==> flow/design.v <==
interface axi #(parameter DWIDTH=32, TKEEPWIDTH=4, TSTRBWIDTH=4, TIDWIDTH=8, TDESTWIDTH=8);
logic aclk;
logic aresetn;
logic [DWIDTH-1:0] tdata;
logic tlast;
logic tready;
logic tvalid;
logic [TKEEPWIDTH-1:0] tkeep;
logic [TSTRBWIDTH-1:0] tstrb;
logic tuser;
logic [TIDWIDTH-1:0] tid;
logic [TDESTWIDTH-1:0] tdest;
modport TRANSMIT (
    input aclk,
    input aresetn,
    output tdata,
    output tlast,
    input tready,
    output tvalid,
    output tkeep,
    output tstrb,
    output tuser,
    output tid,
    output tdest
    );
modport RECEIVE (
    input aclk,
    input aresetn,
    input tdata,
    input tlast,
    output tready,
    input tvalid,
    input tkeep,
    input tstrb,
    input tuser,
    input tid,
    input tdest
    );
endinterface
module gray_counter #(parameter DWIDTH=8) (
    aclk,
    aresetn,
    enable,
    gray_code, 
    next_gray_code
    );
input aclk;
input aresetn;
input enable;
output logic [DWIDTH-1:0] gray_code;
output logic [DWIDTH-1:0] next_gray_code;
logic [DWIDTH-1:0] count;
logic [DWIDTH-1:0] next_count;
always @(posedge aclk, negedge aresetn) begin 
    if (aresetn == 1'b0) begin 
        count <= {DWIDTH{1'b0}};
    end else begin 
        if (enable == 1'b1) begin 
            count <= count + 1;
        end
    end
end
always @(count) begin 
    next_count <= count + 1;
end
always @(count) begin 
    gray_code = count ^ {1'b0, count[DWIDTH-1:1]};
end
always @(next_count) begin 
    next_gray_code = next_count ^ {1'b0, next_count[DWIDTH-1:1]};
end
endmodule
==> From RTL to reports: gray_counter <==
Tool output for the design above, in the order of the flow.
Lines are those of the file above, counted from 1.
Operators carry their Yosys type and port widths (W data, S select, Z words).
Cell names lack the library's common part.
{ "setup": {"top": "gray_counter", "clock": "aclk", "library": "sky130hd", "corner": "tt_025C_1v80"} }

==> After elaboration <==
Counts by Yosys on the flattened word-level netlist (proc, flatten, opt, wreduce; memories kept). Register bits leave out memories and registers merged into their read ports (data or address); mux counts leave out enables and synchronous resets folded into registers. Print and check cells are left out. Cells with the same type and inputs are merged into one.
{ "word_totals": {"regBits": 8, "in_bits": 3, "output_inout_bits": 16, "word_cells": 4} }
{ "op_classes": {"n_addsub": 1, "bitwise": 2} }
{ "ops": {"columns": ["operator", "n"], "rows": [
  ["$xor A8 B7 Y8", 2],
  ["$add A8 B1 Y8 const B", 1]
]} }

==> Depth <==
Yosys ltp: most cells in a row. Word level: on the elaborated netlist, between registers, memories and ports. Mapped: between sequential cells and ports; inverters and the memories' decode and read muxes count.
{ "logic_depth": {"depth_word": 2, "abc_area": 1, "ltp_mapped": 7, "mapped_depth_nobuf": 7} }

==> After synthesis <==
Yosys stat after the flow's synthesis: flattened, memories mapped to cells. It holds for the ABC_AREA given above (unset counts as 0); a run with the other value may have another netlist.
{ "mapped": {"cells": 81, "yosys_area_um2": 600.6, "sequential_area_um2": 200.2, "ffs": 8, "buf_cells": 4} }
{ "by_type": {"columns": ["type", "n", "area_total_um2"], "rows": [
  ["dfrtp_1", 8, 200.192],
  ["nand2_1", 33, 123.869],
  ["ha_1", 6, 75.072],
  ["xor2_1", 4, 35.034],
  ["buf_4", 4, 30.029],
  ["inv_1", 8, 30.029],
  ["o21ai_0", 5, 25.024],
  ["nand3_1", 4, 20.019],
  ["xnor2_1", 2, 17.517],
  ["nand2_2", 2, 12.512],
  ["nand4_1", 2, 12.512],
  ["o21ai_2", 1, 8.758],
  ["or2_2", 1, 6.256],
  ["nor2_1", 1, 3.754]
]} }

==> Path before layout <==
Path of least setup slack by OpenSTA after synthesis, without wires, with an ideal clock, recovery checks aside; 20% of the period is set as input and as output delay. Where synthesis merged equal registers, the netlist keeps one of their names.
{ "synth_path": {"path_kind": "flip-flop to output port", "start": "register count[0]", "end": "output next_gray_code[1]", "tclk_ns": 2.71, "output_delay_ns": 0.542, "launch_ns": 0.000, "t_arrival_ns": 1.241, "required_ns": 2.168, "path_slack_ns": 0.927, "delay_ns": 1.241, "driving_pins": 5, "path_buffers": 0, "period_less_setup_slack_ns": 1.783} }
"delay_ns" is the arrival time less input delay plus setup time.
At an output port there is no setup time.
"driving_pins" counts driving pins, that of a launching flip-flop among them; a cell with two outputs on the path counts twice.
"period_less_setup_slack_ns" = period - worst setup slack (recovery checks aside). The figure is calculated, with input and output delays left at 20% of the set period.
Between the ends stands the longest chain of elaborated cells between them, by number of cells; it is not shown to be the way that was timed. Of several equally long chains one is given.
A line is the first line of the expression or statement that the cell stems from. Yosys adds cells for indexed reads and writes and turns some case tables into memories.
{ "synth_between": {"cell_sequence": "dfrtp_1 -> ha_1 -> or2_2 -> nand2_1 -> xnor2_1", "elab_chain_cells": 2, "cone_cells": 2, "classes_between": "1 x add/sub; 1 x logic"} }
{ "synth_rtl": {"columns": ["item", "line_no", "rtl"], "rows": [
  ["from (decl)", 52, "logic [DWIDTH-1:0] count;"],
  ["from (assign)", 56, "count <= {DWIDTH{1'b0}};"],
  ["from (assign)", 59, "count <= count + 1;"],
  ["$add A8 B1 Y8", 64, "next_count <= count + 1;"],
  ["$xor A8 B7 Y8", 70, "next_gray_code = next_count ^ {1'b0, next_count[DWIDTH-1:1]};"],
  ["to (decl)", 51, "output logic [DWIDTH-1:0] next_gray_code;"]
]} }

Hand-over note for gray_counter

2 stored runs of gray_counter in the flow (synthesis by Yosys, layout by OpenROAD, sky130hd cells), in arbitrary order. Constraints: input delay and output delay 20% of the set period each, output load 0.01 pF.
[
  {
    "run": "run 1",
    "settings": { "period_ns": 1.96, "CORE_UTILIZATION": 54, "PLACE_DENSITY_LB_ADDON": 0.2, "CORE_MARGIN": 7, "CELL_PAD_IN_SITES_DETAIL_PLACEMENT": 1, "ABC_AREA": 1, "GPL_ROUTABILITY_DRIVEN": 1, "CTS_CLUSTER_DIAMETER": 67, "CAP_MARGIN": 5, "SLEW_MARGIN": 20 },
    "outcome": "no final report: placement broke off with DPL-0033"
  },
  {
    "run": "run 2",
    "settings": { "period_ns": 1.62, "CORE_UTILIZATION": 51, "PLACE_DENSITY_LB_ADDON": 0.02, "HOLD_SLACK_MARGIN": -0.02, "CORE_ASPECT_RATIO": 1.27, "CELL_PAD_IN_SITES_GLOBAL_PLACEMENT": 2, "CELL_PAD_IN_SITES_DETAIL_PLACEMENT": 2, "CTS_CLUSTER_SIZE": 52, "CAP_MARGIN": 20, "CORE_MARGIN": 2, "SLEW_MARGIN": 20 },
    "outcome": "no final report: placement broke off with FLW-0024"
  }
]

End of note.
