==> flow/design.v <==
interface axi #(parameter DWIDTH=32, TKEEPWIDTH=4, TSTRBWIDTH=4, TIDWIDTH=8, TDESTWIDTH=8);
logic aclk;
logic aresetn;
logic [DWIDTH-1:0] tdata;
logic tlast;
logic tready;
logic tvalid;
logic [TKEEPWIDTH-1:0] tkeep;
logic [TSTRBWIDTH-1:0] tstrb;
logic tuser;
logic [TIDWIDTH-1:0] tid;
logic [TDESTWIDTH-1:0] tdest;
modport TRANSMIT (
    input aclk,
    input aresetn,
    output tdata,
    output tlast,
    input tready,
    output tvalid,
    output tkeep,
    output tstrb,
    output tuser,
    output tid,
    output tdest
    );
modport RECEIVE (
    input aclk,
    input aresetn,
    input tdata,
    input tlast,
    output tready,
    input tvalid,
    input tkeep,
    input tstrb,
    input tuser,
    input tid,
    input tdest
    );
endinterface
module net_write_tracker_write_side (
    aclk,
    aresetn,
    total_reads,
    total_writes,
    net_writes
    );
parameter DWIDTH = 64;
input aclk;
input aresetn;
input signed [DWIDTH-1:0] total_reads;
input signed [DWIDTH-1:0] total_writes;
output logic signed [DWIDTH-1:0] net_writes;
logic signed [DWIDTH-1:0] delay_chain [3];
always @(posedge aclk, negedge aresetn) begin 
    if (aresetn == 1'b0) begin 
        delay_chain[2] <= 0;
        delay_chain[1] <= 0;
        delay_chain[0] <= 0;
    end else begin 
        delay_chain[2] <= delay_chain[1];
        delay_chain[1] <= delay_chain[0];
        delay_chain[0] <= total_reads;
    end
end
always @(posedge aclk, negedge aresetn) begin 
    if (aresetn == 1'b0) begin 
        net_writes <= 0;
    end else if ((delay_chain[0] == delay_chain[1]) && (delay_chain[1] == delay_chain[2])) begin 
        net_writes <= total_writes - delay_chain[0];
    end
end
endmodule
Reports on net_write_tracker_write_side. Tool output for the design above, in the order of the flow. Line numbers count from 1 in the design file above. Library cell names are shortened. Not given: --

Top: net_write_tracker_write_side. Clock: aclk. Cell library: sky130hd. Corner: tt_025C_1v80.

Word-level counts. Source: Yosys, flattened and elaborated. Widths are those after wreduce; folded enables and synchronous resets count as part of the registers. Registers that Yosys merges into a memory's read port (data or address) are not register bits. Print and check cells do not count. Equal cells are merged and count once.

Under add/subtract/negate cells stands 1. Eq/ne operators: 2. For reduce/logical cells the number is 1.

Operators with widths (number): 64-bit == test (2); 64-bit subtractor (1); 1-bit logical AND (1).

The entry for flip-flop bits (word level) reads 256. For input bits the number is 130. For output and inout port bits the number is 64. Under word-level cells stands 8.

Depth. Yosys ltp: most cells in a row. Word level: on the elaborated netlist, between registers, memories and ports. Mapped: between sequential cells and ports; inverters and the memories' decode and read muxes count.

The figure for depth in word-level cells is 2. The entry for ABC_AREA reads 1. Under depth in mapped cells stands 17. Under depth with buffers taken out stands 17.

After synthesis. The flow's flattened synthesis, as Yosys stat reports it; memories are mapped. The netlist is that of the ABC_AREA named above (0 if unset); the other value can give another one.

For cells in the netlist the number is 2336. Chip area (Yosys): 15957.8 um^2. Flip-flop cells: 256. For buffer cells the number is 13.

Cell types: dfrtp_1 (number 256, area in all 6.41E+03 um^2); nand2_1 (number 910, area in all 3.42E+03 um^2); inv_1 (number 443, area in all 1.66E+03 um^2); nor2_1 (number 222, area in all 833.299 um^2); ha_1 (number 63, area in all 788.256 um^2); xnor2_1 (number 87, area in all 761.981 um^2); nand3_1 (number 112, area in all 560.538 um^2); xor2_1 (number 46, area in all 402.886 um^2); o21ai_0 (number 42, area in all 210.202 um^2); a21oi_1 (number 38, area in all 190.182 um^2); nand4_1 (number 27, area in all 168.912 um^2); or2_2 (number 14, area in all 87.584 um^2); nand3b_1 (number 9, area in all 67.565 um^2); nor3_1 (number 12, area in all 60.058 um^2); and2_1 (number 8, area in all 50.048 um^2); o21ai_1 (number 10, area in all 50.048 um^2); buf_6 (number 4, area in all 45.043 um^2); nor4_1 (number 5, area in all 31.28 um^2).

Not listed: further types 14, cells in them 28.

Path before layout. Path of least setup slack by OpenSTA after synthesis, without wires, with an ideal clock, recovery checks aside; 20% of the period is set as input and as output delay. Where synthesis merged equal registers, the netlist keeps one of their names.

Kind: in2reg. Start point: input total_writes[0]. End point: register net_writes[60]. The entry for period reads 3270 ps. Under setup time stands 117 ps. The figure for time at the first pin is 654 ps. For data arrival time the number is 2244 ps. Setup slack: 909 ps. For path delay the number is 1707 ps. The entry for driving pins on the path reads 17. Under synthesis period reached stands 2361 ps.

"path delay" is the arrival time less input delay plus setup time. "driving pins on the path": output pins that drive a net of the path, with the launching flip-flop's if there is one; two outputs of one cell count as two. "synthesis period reached" is the clock period less the worst setup slack; recovery checks do not enter. This is arithmetic on one report: input and output delays are still those of the set period (20% each). The rows between start and end are the longest chain of elaborated cells between them; the timing report does not say that the signal goes this way. Where chains are equally long, one stands for them. Each line given opens the expression or statement behind the cell; cells for indexed reads and writes are added by Yosys, which also makes memories of some case tables.

Cells stage by stage: inv_1 -> ha_1 -> fa_1 -> inv_1 -> nand3_1 -> nand2_1 -> nand2_1 -> nand2_1 -> nand2_1 -> nand2_1 -> nand2_1 -> nand2_1 -> nand2_1 -> nand2_1 -> nand2_1 -> nand3_1 -> nand2_1. Under cells in the longest elaborated chain stands 1.

RTL lines, path after synthesis: start, declared (line 51) `input signed [DWIDTH-1:0] total_writes;`; 64-bit subtractor (line 69) `net_writes <= total_writes - delay_chain[0];`; end, assigned (line 67) `net_writes <= 0;`; end, assigned (line 69); end, declared (line 52) `output logic signed [DWIDTH-1:0] net_writes;`.

Timing after layout. Path of least setup slack in the final report of flow run 1 (OpenROAD, finished layout, wires in). Where an end is a register, its clock arrival counts in the times. The report prints the path's times to 10 ps; the period is as set.

Kind: in2reg. Start point: input total_writes[9]. End point: register net_writes[26]. The entry for period reads 4530 ps. Under setup time stands 150 ps. The figure for time at the first pin is 910 ps. For data arrival time the number is 3520 ps. Setup slack: 1420 ps. The entry for driving pins on the path reads 12.

The rows between start and end are the longest chain of elaborated cells between them; the timing report does not say that the signal goes this way. Where chains are equally long, one stands for them.

Cells stage by stage: clkdlybuf4s50_1 -> ha_1 -> nand2_1 -> inv_1 -> nand2_1 -> nand2_1 -> inv_1 -> nand3_1 -> nand2_1 -> nand3_1 -> xnor2_1 -> o21ai_0. Under cells in the longest elaborated chain stands 1.

RTL lines, path post-layout: start, declared (line 51) `input signed [DWIDTH-1:0] total_writes;`; 64-bit subtractor (line 69) `net_writes <= total_writes - delay_chain[0];`; end, assigned (line 67) `net_writes <= 0;`; end, assigned (line 69); end, declared (line 52) `output logic signed [DWIDTH-1:0] net_writes;`.

Lab notebook: net_write_tracker_write_side

Module net_write_tracker_write_side, platform sky130hd: 2 stored runs of the flow (Yosys, OpenROAD) with differing settings, in no particular order. Input and output delays are each 20% of the period that was set; the output load is 0.01 pF. "period achieved" is the run's clock period less its worst setup slack. It is reckoned from that one timing run; input and output delays stay at 20% of the period that was set. "worst path time" = time allowed to the worst setup path (clock period - input delay - output delay, where it has them) - its slack; a late launch clock adds to it, a late capture clock takes from it. By "power" is meant OpenSTA's value without simulated activity: inputs other than the clock are taken to toggle once in ten clock periods, and the tool carries that through the logic. "worst path time" is known to 10 ps.

Files of flow run 1:
==> flow/run.sh <==
#!/bin/bash
# the make line also repeats the synthesis and layout settings of config.mk as NAME=value (left out here)
make -C /OpenROAD-flow-scripts/flow DESIGN_CONFIG=/design/flow/config.mk WORK_HOME=/design/flow/orfs CLKGATE_MAP_FILE= finish
==> flow/config.mk <==
export PLATFORM = sky130hd
export DESIGN_NAME = net_write_tracker_write_side
export DESIGN_NICKNAME = net_write_tracker_write_side
export VERILOG_FILES = /design/flow/design.v
export SDC_FILE = /design/flow/constraint.sdc
export NUM_CORES = 4
export LEC_CHECK = 0
export ABC_AREA = 1
export CAP_MARGIN = 20
export CORE_ASPECT_RATIO = 1.88
export CORE_MARGIN = 2
export CORE_UTILIZATION = 43
export CTS_CLUSTER_DIAMETER = 306
export GPL_TIMING_DRIVEN = 0
export SETUP_SLACK_MARGIN = 1.32
export SLEW_MARGIN = 20
==> flow/constraint.sdc <==
create_clock -name core_clock -period 4.53 [get_ports {aclk}]
set_input_delay 0.9060 -clock core_clock [delete_from_list [all_inputs] [get_ports {aclk}]]
set_output_delay 0.9060 -clock core_clock [all_outputs]
set_load 0.01 [all_outputs]

Results of flow run 1. For the setup slack of the critical path the run shows 1,416 ps. The power stands at 0.006142 W. The period achieved comes to 3,114 ps. The worst path time stands at 2,210 ps. Class of the worst setup path: in2reg. The worst hold slack after layout is 379 ps. For the full die area the run shows 38,746.2 um^2. For the sum of negative setup slack the run shows 0 ps. The Yosys chip area after synthesis comes to 15,957.8 um^2. The standard-cell area of the final layout is 19,533.7 um^2. The measured post-layout utilization is 0.535.

Files of flow run 2:
==> flow/run.sh <==
#!/bin/bash
# the make line also repeats the synthesis and layout settings of config.mk as NAME=value (left out here)
make -C /OpenROAD-flow-scripts/flow DESIGN_CONFIG=/design/flow/config.mk WORK_HOME=/design/flow/orfs CLKGATE_MAP_FILE= finish
==> flow/config.mk <==
export PLATFORM = sky130hd
export DESIGN_NAME = net_write_tracker_write_side
export DESIGN_NICKNAME = net_write_tracker_write_side
export VERILOG_FILES = /design/flow/design.v
export SDC_FILE = /design/flow/constraint.sdc
export NUM_CORES = 4
export LEC_CHECK = 0
export ABC_AREA = 0
export CAP_MARGIN = 20
export CELL_PAD_IN_SITES_DETAIL_PLACEMENT = 2
export CORE_ASPECT_RATIO = 1.14
export CORE_MARGIN = 2
export CORE_UTILIZATION = 21
export CTS_CLUSTER_DIAMETER = 318
export GPL_ROUTABILITY_DRIVEN = 1
export PLACE_DENSITY = 0.44
export SETUP_SLACK_MARGIN = 0.69
export SLEW_MARGIN = 40
export TNS_END_PERCENT = 100
==> flow/constraint.sdc <==
create_clock -name core_clock -period 2.92 [get_ports {aclk}]
set_input_delay 0.5840 -clock core_clock [delete_from_list [all_inputs] [get_ports {aclk}]]
set_output_delay 0.5840 -clock core_clock [all_outputs]
set_load 0.01 [all_outputs]

Results of flow run 2. For the setup slack of the critical path the run shows -385 ps. The power stands at 0.010301 W. The period achieved comes to 3,305 ps. The worst path time stands at 3,300 ps. Class of the worst setup path: reg2reg. The worst hold slack after layout is 386 ps. For the full die area the run shows 60,954.5 um^2. For the sum of negative setup slack the run shows -5,488 ps. The Yosys chip area after synthesis comes to 12,388.1 um^2. The standard-cell area of the final layout is 20,657.3 um^2. The measured post-layout utilization is 0.353.
